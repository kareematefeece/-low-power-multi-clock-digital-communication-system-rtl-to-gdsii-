==> flow/design.v <==
module REG_FILE #(
    parameter WR_WIDTH = 8,
              RD_WIDTH = 8,
              ADDR_WIDTH = 4,
              REG_WIDTH = 8
)
(
    input wire[WR_WIDTH-1:0] WrData,
    input wire[ADDR_WIDTH-1:0] Address,
    input wire WrEn,
    input wire RdEn,
    input wire CLK,
    input wire RST,
    output reg[RD_WIDTH-1:0] RdData,
    output reg RdData_Valid,
    output wire[REG_WIDTH-1:0] REG0,
    output wire[REG_WIDTH-1:0] REG1,
    output wire[REG_WIDTH-1:0] REG2,
    output wire[REG_WIDTH-1:0] REG3
);
reg[WR_WIDTH-1:0] regfile[15:0];
integer i;
always @(posedge CLK,negedge RST) begin
     if(!RST) begin
        for(i=0;i<16;i=i+1) begin
            if(i==2) regfile[i] <= 'b100000_01;
            else if(i==3) regfile[i] <= 'b00100000;
            else regfile[i]<=0;
        end
         RdData<={RD_WIDTH{1'b0}};
         RdData_Valid <= 1'b0;
     end
     else begin
        if(WrEn) regfile[Address]<=WrData;
        else if(RdEn) begin
            RdData <= regfile[Address];
            RdData_Valid <= 1'b1;
        end
        else begin
         RdData<={RD_WIDTH{1'b0}};
         RdData_Valid <= 1'b0;
        end
     end
end
    assign REG0 = regfile[0];
    assign REG1 = regfile[1];
    assign REG2 = regfile[2];
    assign REG3 = regfile[3];
endmodule
* Tool chain data of REG_FILE
What the tools print for REG_FILE, step after step.
Line numbers count from 1 in the design file above.
Operators carry their Yosys type and port widths (W data, S select, Z words).
Library cell names are shortened.
A cell with - has no value.
- Design top :: REG_FILE
- Clock input :: CLK
- Standard-cell library :: sky130hd
- Library corner :: tt_025C_1v80

* After elaboration
Counts by Yosys on the flattened word-level netlist (proc, flatten, opt, wreduce). Print and check cells are left out. Cells with the same type and inputs are merged into one.
- Register bits after elaboration :: 137
- Input bits :: 16
- Word-level cells :: 53
- Equality and inequality tests :: 15
- Muxes and demuxes :: 3
- Reductions and logical operators :: 17
** Operators with widths (number)
- $pmux W8 S16 :: 1
- $reduce_and A2 Y1 :: 16
- $eq A4 B4 Y1 const B :: 8
- $eq A4 B3 Y1 const B :: 4
- $eq A4 B2 Y1 const B :: 2
- $mux W8 :: 1
- $eq A4 B1 Y1 const B :: 1
- $logic_not A4 Y1 :: 1
- $mux W1 :: 1

* Depth
Longest topological path by Yosys (ltp), each cell counted once; first at word level (registers and memories cut), then after technology mapping (sequential cells cut; the memories' decode and read muxes count).
- Depth in word-level cells :: 3
- ABC_AREA :: 0
- Gate-level depth with buffers :: 7

* After synthesis
Source: synth_stat.txt of the flow (Yosys; design flattened, memories mapped). It holds for the ABC_AREA given above (unset counts as 0); a run with the other value may have another netlist.
Totals and module areas in this step are rounded.
** Cell types
- dfrtp_1 :: number 134, total area 3.35E+03 um^2
- mux2_2 :: number 134, total area 1.51E+03 um^2
- mux2i_1 :: number 18, total area 180.173 um^2
- a221oi_1 :: number 11, total area 96.342 um^2
- a22oi_1 :: number 12, total area 90.086 um^2
- dfstp_2 :: number 3, total area 78.826 um^2
- a21oi_1 :: number 14, total area 70.067 um^2
- clkbuf_1 :: number 15, total area 56.304 um^2
- nand2_1 :: number 15, total area 56.304 um^2
- nor2_2 :: number 9, total area 56.304 um^2
- o221a_2 :: number 5, total area 56.304 um^2
- a211o_1 :: number 6, total area 52.55 um^2
- a32oi_1 :: number 6, total area 52.55 um^2
- buf_2 :: number 10, total area 50.048 um^2
- o21ai_0 :: number 10, total area 50.048 um^2
- buf_4 :: number 6, total area 45.043 um^2
- and3_1 :: number 6, total area 37.536 um^2
- nand3b_1 :: number 5, total area 37.536 um^2
Other cell types: 40; their cells: 62.
- Cell count :: 481
- Mapped area :: 6430 um^2
- Area of sequential cells :: 3430 um^2
- Flip-flop cells :: 137
- Buffer cells :: 33

* Path before layout
Source: OpenSTA report_checks on the synthesized netlist (no wires, ideal clock, input and output delay 20% of the period each), path of least setup slack; recovery checks are left aside. Register names are those of the netlist, which keeps one name where synthesis merged equal registers.
- Path type :: in2reg
- From :: input port Address[2]
- To :: register RdData[6]
- Clock period :: 1950 ps
- Library setup time :: 126 ps
- Time at the first pin :: 390 ps
- Arrival :: 1677 ps
- Required time :: 1824 ps
- Setup slack :: 147 ps
- Path delay :: 1413 ps
- Driving pins on the path :: 6
- Buffers on the path :: 2
- Synthesis period reached :: 1803 ps
"path delay" is the arrival time less input delay plus setup time.
"driving pins on the path": output pins that drive a net of the path, with the launching flip-flop's if there is one; two outputs of one cell count as two.
"synthesis period reached" = period - worst setup slack (recovery checks aside). The figure is calculated, with input and output delays left at 20% of the set period.
The rows between start and end are the longest chain of elaborated cells between them; the timing report does not say that the signal goes this way. Where chains are equally long, one stands for them.
A line is the first line of the expression or statement that the cell stems from. Yosys adds cells for indexed reads and writes and turns some case tables into memories.
A register here has more assigning lines than the two given.
- Cell sequence :: buf_6 -> or4_1 -> clkbuf_1 -> o21a_1 -> o311a_1 -> a221o_1
- Length of the longest elaborated chain :: 3
- Elaborated cells on any way between the ends :: 18
- Those cells by class :: 15 x eq/ne; 2 x mux; 1 x reduce/logical
** Ends and longest elaborated chain, after synthesis
- from (decl) :: line 9 : input wire[ADDR_WIDTH-1:0] Address,
- $eq A4 B4 Y1 :: line 36 : RdData <= regfile[Address];
- $pmux W8 S16 :: line 36
- $mux W8 :: line 35 : else if(RdEn) begin
- to (assign) :: line 30 : RdData<={RD_WIDTH{1'b0}};
- to (assign) :: line 36
- to (decl) :: line 14 : output reg[RD_WIDTH-1:0] RdData,

Subject: REG_FILE on sky130hd, stored results

Hello all,

Design REG_FILE on sky130hd. What follows are 2 stored runs of the flow, each under its own settings; their order means nothing. The constraints put input and output delay at 20% of the set period each and load the outputs with 0.01 pF.

* Record 1
** Files
==> flow/run.sh <==
#!/bin/bash
# the make line also repeats the synthesis and layout settings of config.mk as NAME=value (left out here)
make -C /OpenROAD-flow-scripts/flow DESIGN_CONFIG=/design/flow/config.mk WORK_HOME=/design/flow/orfs CLKGATE_MAP_FILE= finish
==> flow/config.mk <==
export PLATFORM = sky130hd
export DESIGN_NAME = REG_FILE
export DESIGN_NICKNAME = REG_FILE
export VERILOG_FILES = /design/flow/design.v
export SDC_FILE = /design/flow/constraint.sdc
export NUM_CORES = 4
export LEC_CHECK = 0
export CAP_MARGIN = 0
export CORE_MARGIN = 9
export CORE_UTILIZATION = 61
export CTS_CLUSTER_SIZE = 95
export MIN_ROUTING_LAYER = met1
export PLACE_DENSITY_LB_ADDON = 0.17
export SETUP_SLACK_MARGIN = 0.49
export SLEW_MARGIN = 35
==> flow/constraint.sdc <==
create_clock -name core_clock -period 1.66 [get_ports {CLK}]
set_input_delay 0.3320 -clock core_clock [delete_from_list [all_inputs] [get_ports {CLK}]]
set_output_delay 0.3320 -clock core_clock [all_outputs]
set_load 0.01 [all_outputs]
** Results
No results, routing failed with DPL-0033.

* Record 2
** Files
==> flow/run.sh <==
#!/bin/bash
# the make line also repeats the synthesis and layout settings of config.mk as NAME=value (left out here)
make -C /OpenROAD-flow-scripts/flow DESIGN_CONFIG=/design/flow/config.mk WORK_HOME=/design/flow/orfs CLKGATE_MAP_FILE= finish
==> flow/config.mk <==
export PLATFORM = sky130hd
export DESIGN_NAME = REG_FILE
export DESIGN_NICKNAME = REG_FILE
export VERILOG_FILES = /design/flow/design.v
export SDC_FILE = /design/flow/constraint.sdc
export NUM_CORES = 4
export LEC_CHECK = 0
export CAP_MARGIN = 10
export CELL_PAD_IN_SITES_DETAIL_PLACEMENT = 1
export CELL_PAD_IN_SITES_GLOBAL_PLACEMENT = 0
export CORE_MARGIN = 8
export CORE_UTILIZATION = 56
export CTS_CLUSTER_SIZE = 26
export GPL_ROUTABILITY_DRIVEN = 1
export MIN_ROUTING_LAYER = met1
export PLACE_DENSITY_LB_ADDON = 0.25
export SLEW_MARGIN = 20
==> flow/constraint.sdc <==
create_clock -name core_clock -period 1.57 [get_ports {CLK}]
set_input_delay 0.3140 -clock core_clock [delete_from_list [all_inputs] [get_ports {CLK}]]
set_output_delay 0.3140 -clock core_clock [all_outputs]
set_load 0.01 [all_outputs]
** Results
No results, clock tree synthesis failed with DPL-0033.

Thanks
